==> flow/design.v <==
`default_nettype none
module shift_add_multiplier_unit #(
    parameter OPERAND_WIDTH = 8
) (
    input logic i_clk,
    input logic i_reset,
    input logic i_operands_valid,
    input logic [OPERAND_WIDTH-1:0] i_operand_a,
    input logic [OPERAND_WIDTH-1:0] i_operand_b,
    output logic o_result_valid,
    output logic [OPERAND_WIDTH*2-1:0] o_result
);
    logic [$clog2(OPERAND_WIDTH):0] counter;
    logic [OPERAND_WIDTH*2-1:0] operand_a;
    logic [OPERAND_WIDTH-2:0] operand_b;
    logic [OPERAND_WIDTH*2-1:0] result;
    logic [OPERAND_WIDTH*2-2:0] accumulator;
    assign result = accumulator + ((operand_b[0]) ? operand_a : 0);
    always_ff @(posedge i_clk) begin
        if (i_reset) begin
            counter <= 0;
            operand_a <= 0;
            operand_b <= 0;
            accumulator <= 0;
        end else if ((counter == 0 || counter == OPERAND_WIDTH-1) && i_operands_valid) begin
            accumulator <= (i_operand_b[0]) ? i_operand_a : 0;
            operand_a <= { { (OPERAND_WIDTH-1){ 1'b0 } }, i_operand_a, 1'b0 };
            operand_b <= { 1'b0, i_operand_b[OPERAND_WIDTH-1:1] };
            counter <= 1;
        end else if (counter != 0) begin
            accumulator <= result;
            operand_a <= { operand_a[OPERAND_WIDTH*2-2:0], 1'b0};
            operand_b <= { 1'b0, operand_b[OPERAND_WIDTH-2:1] };
            counter <= (counter == OPERAND_WIDTH-1) ? 0 : counter + 1;
        end
    end
    assign o_result_valid = (counter == OPERAND_WIDTH-1);
    assign o_result = result;
endmodule
module shift_add_multiplier #(
    parameter OPERAND_WIDTH = 8
) (
    input logic i_clk,
    input logic i_reset,
    input logic i_operands_valid,
    input logic [OPERAND_WIDTH-1:0] i_operand_a,
    input logic [OPERAND_WIDTH-1:0] i_operand_b,
    output logic o_result_valid,
    output logic [OPERAND_WIDTH*2-1:0] o_result
);
    logic [$clog2(OPERAND_WIDTH):0] counter;
    logic [OPERAND_WIDTH-2:0] in_valid_vector;
    logic [OPERAND_WIDTH-2:0] out_valid_vector;
    logic [OPERAND_WIDTH*2-1:0] result_vector[OPERAND_WIDTH-2:0];
    logic result_valid = 1'b0;
    logic [OPERAND_WIDTH*2-1:0] result = 0;
    always_ff @(posedge i_clk) begin
        if (i_reset) begin
            counter <= 0;
            result_valid <= 1'b0;
            result <= 0;
        end else begin
            counter <= (counter == OPERAND_WIDTH-2) ? 0 : counter + 1;
            result_valid <= |out_valid_vector;
            result <= result_vector[counter];
        end
    end
    always_comb begin
        for (int i = 0; i < OPERAND_WIDTH-1; i++) begin
            in_valid_vector[i] = i_operands_valid && counter == i;
        end
    end
    genvar k;
    generate
    for (k = 0; k < OPERAND_WIDTH - 1; k++) begin : g_units
        shift_add_multiplier_unit #(
            .OPERAND_WIDTH(OPERAND_WIDTH)
        ) unit (
            .i_clk(i_clk),
            .i_reset(i_reset),
            .i_operands_valid(in_valid_vector[k]),
            .i_operand_a(i_operand_a),
            .i_operand_b(i_operand_b),
            .o_result_valid(out_valid_vector[k]),
            .o_result(result_vector[k])
        );
    end
    endgenerate
    assign o_result_valid = result_valid;
    assign o_result = result;
endmodule
Tool chain data of shift_add_multiplier
What the tools print for shift_add_multiplier, step after step.
Lines are those of the file above, counted from 1.
Operators: Yosys type, input widths -> output width; for muxes data width and select width s.
The mark -- stands for no value.
Set-up
  top: shift_add_multiplier
  clock: i_clk
  library: sky130hd
  corner: tt_025C_1v80

Word-level counts
Counts by Yosys on the flattened word-level netlist (proc, flatten, opt, wreduce). Print and check cells are left out. Cells with the same type and inputs are merged into one.
Word-level totals
  bits in registers: 308
  latch bits: 0
  memory bits (writable): 0
  ROM bits: 0
  clocked read ports x word width: 0
  memories: 0
  input port bits: 19
  output and inout bits: 17
  word-level cells: 204
Operators by class
  add/subtract/negate cells: 15
  multipliers: 0
  div/mod/pow operators: 0
  order comparisons: 0
  equality and inequality tests: 19
  shift-type cells: 0
  mux-type cells: 72
  bitwise logic cells: 0
  reductions and logical operators: 53
Operators with widths (number)
  $mux 15: 14
  $mux 9: 14
  $add 15x16->16: 7
  $pmux 16 s7: 1
  $mux 16: 7
  $mux 7: 14
  $eq 4x3->1 const B: 10
  $add 4x1->4 const B: 8
  $logic_not 4->1: 8
  $reduce_bool 4->1: 7
  $mux 4: 7
  $reduce_or 2->1: 8
  $logic_and 1x1->1: 14
  $reduce_bool 2->1: 7
  $mux 1: 14
  $eq 3x3->1 const B: 3
  $eq 4x2->1 const B: 2
  $mux 8: 1
  $logic_or 1x1->1: 7
  $reduce_or 7->1: 1
  $eq 3x2->1 const B: 2
  $eq 4x1->1 const B: 1
  $eq 3x1->1 const B: 1
  $logic_not 3->1: 1

Depth
Depth = most cells in a row (Yosys ltp): at word level without a register or memory, in the mapped netlist without a sequential cell, where the memories' decode and read muxes count.
Logic depth
  depth after elaboration: 4
  ABC_AREA: 0
  gate-level depth with buffers: 13

After synthesis
Yosys stat after the flow's synthesis: flattened, memories mapped to cells. It holds for the ABC_AREA given above (unset counts as 0); a run with the other value may have another netlist.
Cell types (number)
  sky130_fd_sc_hd__dfxtp_1: 308
  sky130_fd_sc_hd__ha_1: 117
  sky130_fd_sc_hd__nand2_1: 315
  sky130_fd_sc_hd__nor2_1: 250
  sky130_fd_sc_hd__a21oi_1: 146
  sky130_fd_sc_hd__and2_1: 107
  sky130_fd_sc_hd__a22oi_1: 75
  sky130_fd_sc_hd__xnor2_1: 60
  sky130_fd_sc_hd__clkbuf_1: 132
  sky130_fd_sc_hd__mux2i_1: 44
  sky130_fd_sc_hd__nand3_1: 88
  sky130_fd_sc_hd__a31oi_1: 64
  sky130_fd_sc_hd__a222oi_1: 29
  sky130_fd_sc_hd__a211oi_1: 36
  sky130_fd_sc_hd__a311oi_1: 29
  sky130_fd_sc_hd__inv_1: 62
  sky130_fd_sc_hd__o21ai_0: 45
  sky130_fd_sc_hd__mux2_2: 18
Not listed: further types 55, cells in them 313.
Mapped netlist
  cells in the netlist: 2238
  synthesis area: 17872.1 um2
  flip-flop cells: 308
  buffers: 144
By module: a second synthesis without flattening, with its own total; a netlist apart from the flattened one above.
Second synthesis, totals
  cell total of the unflattened synthesis: 2247
  area (unflattened synthesis): 18723.0 um2
Each row is one instance without its submodules.
Modules
  shift_add_multiplier_unit (OPERAND_WIDTH=8): times used 7, cells 300, area 2472.4 um2, seq. area 820.8 um2
  shift_add_multiplier: times used 1, cells 147, area 1416.4 um2, seq. area 420.4 um2

Path before layout
Path of least setup slack by OpenSTA after synthesis, without wires, with an ideal clock, recovery checks aside; 20% of the period is set as input and as output delay. Where synthesis merged equal registers, the netlist keeps one of their names.
Timing path post-synthesis
  path type: flip-flop to flip-flop
  start: reg g_units[1].unit.operand_b[0]
  end: reg result[15]
  clock period: 4.19 ns
  setup time: 0.132 ns
  arrival time: 2.792 ns
  required time: 4.058 ns
  path slack: 1.265 ns
  path delay: 2.924 ns
  stages: 14
  buffers on the path: 1
  period reached after synthesis: 2.925 ns
"path delay" = arrival - input delay + setup time.
"stages": output pins that drive a net of the path, with the launching flip-flop's if there is one; two outputs of one cell count as two.
"period reached after synthesis" = period - worst setup slack (recovery checks aside). The figure is calculated, with input and output delays left at 20% of the set period.
The rows between start and end are the longest chain of elaborated cells between them; the timing report does not say that the signal goes this way. Where chains are equally long, one stands for them.
Each line given opens the expression or statement behind the cell; cells for indexed reads and writes are added by Yosys, which also makes memories of some case tables.
At most two assigning lines are given for a register; there are more.
On the way, post-synthesis
  cell sequence: sky130_fd_sc_hd__dfxtp_1 -> sky130_fd_sc_hd__clkbuf_1 -> sky130_fd_sc_hd__and2_1 -> sky130_fd_sc_hd__ha_1 -> sky130_fd_sc_hd__inv_1 -> sky130_fd_sc_hd__fa_1 -> sky130_fd_sc_hd__nor2b_1 -> sky130_fd_sc_hd__o31ai_1 -> sky130_fd_sc_hd__a211oi_1 -> sky130_fd_sc_hd__o211ai_1 -> sky130_fd_sc_hd__nand3_1 -> sky130_fd_sc_hd__or4b_1 -> sky130_fd_sc_hd__a221oi_2 -> sky130_fd_sc_hd__a31oi_1
  cells in the longest elaborated chain: 3
  elaborated cells between the ends (all ways): 3
  RTL lines with such cells: 2
  those cells by class: add/sub (1); mux (2)
Ends and longest elaborated chain, post-synthesis
  start: declaration: RTL line 15  | logic [OPERAND_WIDTH-2:0] operand_b;
  start: assignment: RTL line 28  | operand_b <= { 1'b0, i_operand_b[OPERAND_WIDTH-1:1] };
  start: assignment: RTL line 33  | operand_b <= { 1'b0, operand_b[OPERAND_WIDTH-2:1] };
  $mux 16: RTL line 18  | assign result = accumulator + ((operand_b[0]) ? operand_a : 0);
  $add 15x16->16: RTL line 18
  $pmux 16 s7: RTL line 65  | result <= result_vector[counter];
  end: assignment: RTL line 61  | result <= 0;
  end: assignment: RTL line 65
  end: declaration: RTL line 56  | logic [OPERAND_WIDTH*2-1:0] result = 0;

Worst path after layout
From the final timing report of run 1: the path of least setup slack in the routed layout; clock arrival at registers is part of the times.
Timing path after layout
  path type: flip-flop to flip-flop
  start: reg g_units[0].unit.operand_b[0]
  end: reg result[15]
  clock period: 1.75 ns
  setup time: 0.13 ns
  arrival time: 3.25 ns
  required time: 2.18 ns
  path slack: -1.07 ns
  stages: 12
  buffers on the path: 0
The rows between start and end are the longest chain of elaborated cells between them; the timing report does not say that the signal goes this way. Where chains are equally long, one stands for them.
At most two assigning lines are given for a register; there are more.
On the way, after layout
  cell sequence: sky130_fd_sc_hd__dfxtp_4 -> sky130_fd_sc_hd__and2_4 -> sky130_fd_sc_hd__ha_4 -> sky130_fd_sc_hd__fa_2 -> sky130_fd_sc_hd__a21oi_4 -> sky130_fd_sc_hd__o211ai_4 -> sky130_fd_sc_hd__o221ai_4 -> sky130_fd_sc_hd__o21ai_4 -> sky130_fd_sc_hd__mux2i_2 -> sky130_fd_sc_hd__or4b_4 -> sky130_fd_sc_hd__a221oi_2 -> sky130_fd_sc_hd__a31oi_1
  cells in the longest elaborated chain: 3
  elaborated cells between the ends (all ways): 3
  RTL lines with such cells: 2
  those cells by class: add/sub (1); mux (2)
Ends and longest elaborated chain, after layout
  start: declaration: RTL line 15  | logic [OPERAND_WIDTH-2:0] operand_b;
  start: assignment: RTL line 28  | operand_b <= { 1'b0, i_operand_b[OPERAND_WIDTH-1:1] };
  start: assignment: RTL line 33  | operand_b <= { 1'b0, operand_b[OPERAND_WIDTH-2:1] };
  $mux 16: RTL line 18  | assign result = accumulator + ((operand_b[0]) ? operand_a : 0);
  $add 15x16->16: RTL line 18
  $pmux 16 s7: RTL line 65  | result <= result_vector[counter];
  end: assignment: RTL line 61  | result <= 0;
  end: assignment: RTL line 65
  end: declaration: RTL line 56  | logic [OPERAND_WIDTH*2-1:0] result = 0;

==> results <==
2 stored runs of shift_add_multiplier in the flow (synthesis by Yosys, layout by OpenROAD, sky130hd cells), in arbitrary order. Constraints: input delay and output delay 20% of the set period each, output load 0.01 pF.
"achieved clock period (ns)": clock period set for the run, less the worst setup slack. It is reckoned from that one timing run; input and output delays stay at 20% of the period that was set.
By "worst setup path time (ns)" is meant the share of the clock period that the worst setup path is allowed (20% is reserved at inputs, 20% at outputs), minus its slack. Clock arrival times at its registers enter into it.
By "finish__power__total" is meant OpenSTA's value without simulated activity: inputs other than the clock are taken to toggle once in ten clock periods, and the tool carries that through the logic.

Flow files of run 1
==> flow/run.sh <==
#!/bin/bash
# the make line also repeats the synthesis and layout settings of config.mk as NAME=value (left out here)
make -C /OpenROAD-flow-scripts/flow DESIGN_CONFIG=/design/flow/config.mk WORK_HOME=/design/flow/orfs CLKGATE_MAP_FILE= finish
==> flow/config.mk <==
export PLATFORM = sky130hd
export DESIGN_NAME = shift_add_multiplier
export DESIGN_NICKNAME = shift_add_multiplier
export VERILOG_FILES = /design/flow/design.v
export SDC_FILE = /design/flow/constraint.sdc
export NUM_CORES = 4
export LEC_CHECK = 0
export CAP_MARGIN = 20
export CORE_MARGIN = 2
export CORE_UTILIZATION = 40
export SLEW_MARGIN = 20
==> flow/constraint.sdc <==
create_clock -name core_clock -period 1.75 [get_ports {i_clk}]
set_input_delay 0.3500 -clock core_clock [delete_from_list [all_inputs] [get_ports {i_clk}]]
set_output_delay 0.3500 -clock core_clock [all_outputs]
set_load 0.01 [all_outputs]

report of run 1
yosys chip area after synthesis (um^2): 17872.1
finish__design__die__area: 46386.4
finish__design__instance__area__stdcell: 30693.2
finish__design__instance__utilization: 0.6956
finish__timing__setup__ws: -1.072
finish__timing__setup__tns: -86.775
finish__timing__hold__ws: 0.316
finish__power__total: 3.101e-02
achieved clock period (ns): 2.822
worst setup path time (ns): 2.82
worst setup path kind: flip-flop to flip-flop

Flow files of run 2
==> flow/run.sh <==
#!/bin/bash
# the make line also repeats the synthesis and layout settings of config.mk as NAME=value (left out here)
make -C /OpenROAD-flow-scripts/flow DESIGN_CONFIG=/design/flow/config.mk WORK_HOME=/design/flow/orfs CLKGATE_MAP_FILE= finish
==> flow/config.mk <==
export PLATFORM = sky130hd
export DESIGN_NAME = shift_add_multiplier
export DESIGN_NICKNAME = shift_add_multiplier
export VERILOG_FILES = /design/flow/design.v
export SDC_FILE = /design/flow/constraint.sdc
export NUM_CORES = 4
export LEC_CHECK = 0
export CAP_MARGIN = 20
export CELL_PAD_IN_SITES_DETAIL_PLACEMENT = 2
export CORE_ASPECT_RATIO = 1.11
export CORE_MARGIN = 2
export CORE_UTILIZATION = 68
export PLACE_DENSITY = 0.79
export SLEW_MARGIN = 25
export TNS_END_PERCENT = 40
==> flow/constraint.sdc <==
create_clock -name core_clock -period 2.28 [get_ports {i_clk}]
set_input_delay 0.4560 -clock core_clock [delete_from_list [all_inputs] [get_ports {i_clk}]]
set_output_delay 0.4560 -clock core_clock [all_outputs]
set_load 0.01 [all_outputs]

report of run 2: did not finish, place, DPL-0033
